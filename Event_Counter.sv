==> flow/design.v <==
module excercise3(
    input logic clk, rst, count_en,
    output logic [6:0] seg_display,
    output logic count_flag
);
logic [3:0] count;
logic count_press;
always_ff @(posedge clk, negedge rst) begin
    if (!rst) begin
        count <= 4'b0;
    end else if (!count_en) begin
        if (count_press == 0) begin
            count <= count + 1;
            count_press <= 1;
        end
    end else if (count_en) begin
        count <= count;
        count_press <= 0;
    end
end
always_comb begin
    case (count)
        4'b0000: seg_display = 7'b1000000;
        4'b0001: seg_display = 7'b1111001; 
        4'b0010: seg_display = 7'b0100100; 
        4'b0011: seg_display = 7'b0110000; 
        4'b0100: seg_display = 7'b0011001; 
        4'b0101: seg_display = 7'b0010010; 
        4'b0110: seg_display = 7'b0000010; 
        4'b0111: seg_display = 7'b1111000; 
        4'b1000: seg_display = 7'b0000000;
        4'b1001: seg_display = 7'b0010000; 
        4'b1010: seg_display = 7'b0001000; 
        4'b1011: seg_display = 7'b0000011; 
        4'b1100: seg_display = 7'b0100111; 
        4'b1101: seg_display = 7'b0100001; 
        4'b1110: seg_display = 7'b0000110;
        4'b1111: begin
            seg_display = 7'b0001110;
        end
        default: begin
            seg_display = 7'b1111111;
        end
    endcase
end
assign count_flag = (count == 4'b1111);
endmodule
# Tool chain data of excercise3
# Tool output for the design above, in the order of the flow.
# Line numbers count from 1 in the design file above.
# Library cell names are shortened.
# The mark n/a stands for no value.
[setup]
design = "excercise3"
clock = "clk"
cell_library = "sky130hd"
lib_corner = "tt_025C_1v80"

# Word level
# Counts by Yosys on the flattened word-level netlist (proc, flatten, opt, wreduce; memories kept). Register bits leave out memories and registers merged into their read ports (data or address); mux counts leave out enables and synchronous resets folded into registers. Print and check cells are left out. Cells with the same type and inputs are merged into one.
# Memory sizes are those after Yosys's memory passes, which may raise the word count (mostly to a power of two), join words into wider ones and drop unused or constant bits.
[classes]
n_logic = 2
n_eq = 1
n_mux = 1
reduce_logical = 1
n_addsub = 1
[ops]
columns = ["cell", "count"]
rows = [
  ["adder 4 x 1 -> 4 bit with constant B", 1],
  ["equality test 4 bit with constant B", 1],
  ["NOT 1 bit", 2],
  ["AND reduction 2 bit", 1],
  ["2-to-1 mux 1 bit", 1],
]
[word_totals]
inputBits = 3
register_bits = 5
mem_count = 1
rom_bits = 112
[memory_table]
columns = ["name", "size", "word_bits", "rd", "write_ports", "line", "text"]
rows = [
  ["(name not given)", 16, 7, 1, 0, 22, "case (count)"],
]

# Depth
# Longest topological path by Yosys (ltp), each cell counted once; first at word level (registers and memories cut), then after technology mapping (sequential cells cut; the memories' decode and read muxes count).
[logic_depth]
word_depth = 2
abc_area = 0
depth_mapped = 5
mapped_depth_nobuf = 5

# After synthesis
# Yosys stat after the flow's synthesis: flattened, memories mapped to cells. It holds for the ABC_AREA given above (unset counts as 0); a run with the other value may have another netlist.
[by_type]
columns = ["cell_type", "count", "area_total_um2"]
rows = [
  ["dfrtp_1", 4, 100.096],
  ["ha_1", 6, 75.072],
  ["edfxtp_1", 1, 30.029],
  ["mux4_1", 1, 26.275],
  ["xnor2_1", 3, 26.275],
  ["mux4_2", 1, 22.522],
  ["nand2_1", 6, 22.522],
  ["mux2i_1", 2, 20.019],
  ["nor2_1", 5, 18.768],
  ["buf_2", 3, 15.014],
  ["o21ai_0", 3, 15.014],
  ["inv_1", 3, 11.261],
  ["a32o_1", 1, 10.01],
  ["o211ai_1", 1, 7.507],
  ["o31ai_1", 1, 7.507],
  ["and3_1", 1, 6.256],
  ["nand4_1", 1, 6.256],
  ["a21oi_1", 1, 5.005],
  ["inv_2", 1, 3.754],
]
[synth_totals]
buf_cells = 3
ff_cells = 5
yosys_area_um2 = 429.2
mapped_cells = 45

# Path before layout
# Source: OpenSTA report_checks on the synthesized netlist (no wires, ideal clock, input and output delay 20% of the period each), path of least setup slack; recovery checks are left aside. Register names are those of the netlist, which keeps one name where synthesis merged equal registers.
[synth_timing]
path_kind = "flip-flop to output port"
from = "register count[0]"
to = "output seg_display[3]"
out_delay_ps = 336
required_ps = 1344
path_buffers = 0
setup_slack_ps = -2
clock_period_ps = 1680
stages = 5
arrival_time_ps = 1346
delay_ps = 1346
synth_period_reached_ps = 1682
# "delay_ps" is the arrival time less input delay plus setup time.
# At an output port there is no setup time.
# "stages" counts driving pins, that of a launching flip-flop among them; a cell with two outputs on the path counts twice.
# "synth_period_reached_ps" is the clock period less the worst setup slack; recovery checks do not enter. This is arithmetic on one report: input and output delays are still those of the set period (20% each).
# Between the ends stands the longest chain of elaborated cells between them, by number of cells; it is not shown to be the way that was timed. Of several equally long chains one is given.
# Each line given opens the expression or statement behind the cell; cells for indexed reads and writes are added by Yosys, which also makes memories of some case tables.
# The chain passes a memory read, where the word-level depth is cut; so it can be longer than that depth.
# A register here has more assigning lines than the two given.
[synth_via]
cell_sequence = "dfrtp_1 -> inv_1 -> ha_1 -> inv_1 -> mux4_2"
elab_chain_cells = 1
cells_between = 1
cone_classes = "memory: 1"
[synth_lines]
columns = ["item", "line", "text"]
rows = [
  ["start: declaration", 6, "logic [3:0] count;"],
  ["start: assignment", 13, "count <= count + 1;"],
  ["start: assignment", 17, "count <= count;"],
  ["memory (16 x 7 bit)", 22, "case (count)"],
  ["end: declaration", 3, "output logic [6:0] seg_display,"],
]

# Worst path after layout
# Path of least setup slack in the final report of run A (OpenROAD, finished layout, wires in). Where an end is a register, its clock arrival counts in the times.
# The path's times are printed in steps of 10 ps; the period is the one set.
[layout_timing]
path_kind = "flip-flop to output port"
from = "register count[0]"
to = "output seg_display[0]"
arrival_time_ps = 1640
stages = 5
setup_slack_ps = 50
out_delay_ps = 420
clock_period_ps = 2110
path_buffers = 2
required_ps = 1690
# Between the ends stands the longest chain of elaborated cells between them, by number of cells; it is not shown to be the way that was timed. Of several equally long chains one is given.
# The chain passes a memory read, where the word-level depth is cut; so it can be longer than that depth.
# A register here has more assigning lines than the two given.
[layout_via]
cell_sequence = "dfrtp_1 -> buf_4 -> ha_1 -> mux4_1 -> buf_2"
elab_chain_cells = 1
cells_between = 1
cone_classes = "memory: 1"
[layout_lines]
columns = ["item", "line", "text"]
rows = [
  ["start: declaration", 6, "logic [3:0] count;"],
  ["start: assignment", 13, "count <= count + 1;"],
  ["start: assignment", 17, "count <= count;"],
  ["memory (16 x 7 bit)", 22, "case (count)"],
  ["end: declaration", 3, "output logic [6:0] seg_display,"],
]

==> runs of excercise3 <==
Measured results for excercise3: 2 stored runs of the Yosys and OpenROAD flow on sky130hd. The settings differ; the order carries no meaning. The constraints put input and output delay at 20% of the set period each and load the outputs with 0.01 pF.
"achieved_period_ps" = clock period - worst setup slack. The figure is calculated, with input and output delays left at 20% of the set period.
"worst_path_allowed_less_slack_ps" = time allowed to the worst setup path (clock period - input delay - output delay, where it has them) - its slack; a late launch clock adds to it, a late capture clock takes from it.
"power_total_mw": no workload was simulated; the value follows from the tool's default switching activity.
"worst_path_allowed_less_slack_ps" is given in steps of 10 ps.

# run A
==> flow/run.sh <==
#!/bin/bash
# the make line also repeats the synthesis and layout settings of config.mk as NAME=value (left out here)
make -C /OpenROAD-flow-scripts/flow DESIGN_CONFIG=/design/flow/config.mk WORK_HOME=/design/flow/orfs CLKGATE_MAP_FILE= finish
==> flow/config.mk <==
export PLATFORM = sky130hd
export DESIGN_NAME = excercise3
export DESIGN_NICKNAME = excercise3
export VERILOG_FILES = /design/flow/design.v
export SDC_FILE = /design/flow/constraint.sdc
export NUM_CORES = 4
export LEC_CHECK = 0
export CAP_MARGIN = 20
export CORE_MARGIN = 2
export CORE_UTILIZATION = 41
export SLEW_MARGIN = 20
==> flow/constraint.sdc <==
create_clock -name core_clock -period 2.11 [get_ports {clk}]
set_input_delay 0.4220 -clock core_clock [delete_from_list [all_inputs] [get_ports {clk}]]
set_output_delay 0.4220 -clock core_clock [all_outputs]
set_load 0.01 [all_outputs]

==> run A: results <==
utilization_pct=71.8
synthArea_um2=429.2
achieved_period_ps=2059
worst_setup_slack_ps=51
setupTns_ps=0
power_total_mw=1.189
dieArea_um2=1321.7
worst_path_allowed_less_slack_ps=1640
timing.worst_path_kind="flip-flop to output port"
post_route_stdcell_area_um2=681.9

# run B
==> flow/run.sh <==
#!/bin/bash
# the make line also repeats the synthesis and layout settings of config.mk as NAME=value (left out here)
make -C /OpenROAD-flow-scripts/flow DESIGN_CONFIG=/design/flow/config.mk WORK_HOME=/design/flow/orfs CLKGATE_MAP_FILE= finish
==> flow/config.mk <==
export PLATFORM = sky130hd
export DESIGN_NAME = excercise3
export DESIGN_NICKNAME = excercise3
export VERILOG_FILES = /design/flow/design.v
export SDC_FILE = /design/flow/constraint.sdc
export NUM_CORES = 4
export LEC_CHECK = 0
export ABC_AREA = 1
export CAP_MARGIN = 20
export CORE_MARGIN = 2
export CORE_UTILIZATION = 42
export GPL_TIMING_DRIVEN = 0
export PLACE_DENSITY_LB_ADDON = 0.25
export SETUP_SLACK_MARGIN = -0.01
export SLEW_MARGIN = 20
export TNS_END_PERCENT = 75
==> flow/constraint.sdc <==
create_clock -name core_clock -period 2.42 [get_ports {clk}]
set_input_delay 0.4840 -clock core_clock [delete_from_list [all_inputs] [get_ports {clk}]]
set_output_delay 0.4840 -clock core_clock [all_outputs]
set_load 0.01 [all_outputs]

==> run B: results <==
synthArea_um2=454.2
utilization_pct=62.3
worst_setup_slack_ps=120
power_total_mw=0.8756
post_route_stdcell_area_um2=600.6
achieved_period_ps=2300
worst_path_allowed_less_slack_ps=1820
timing.worst_path_kind="flip-flop to output port"
setupTns_ps=0
dieArea_um2=1360.5
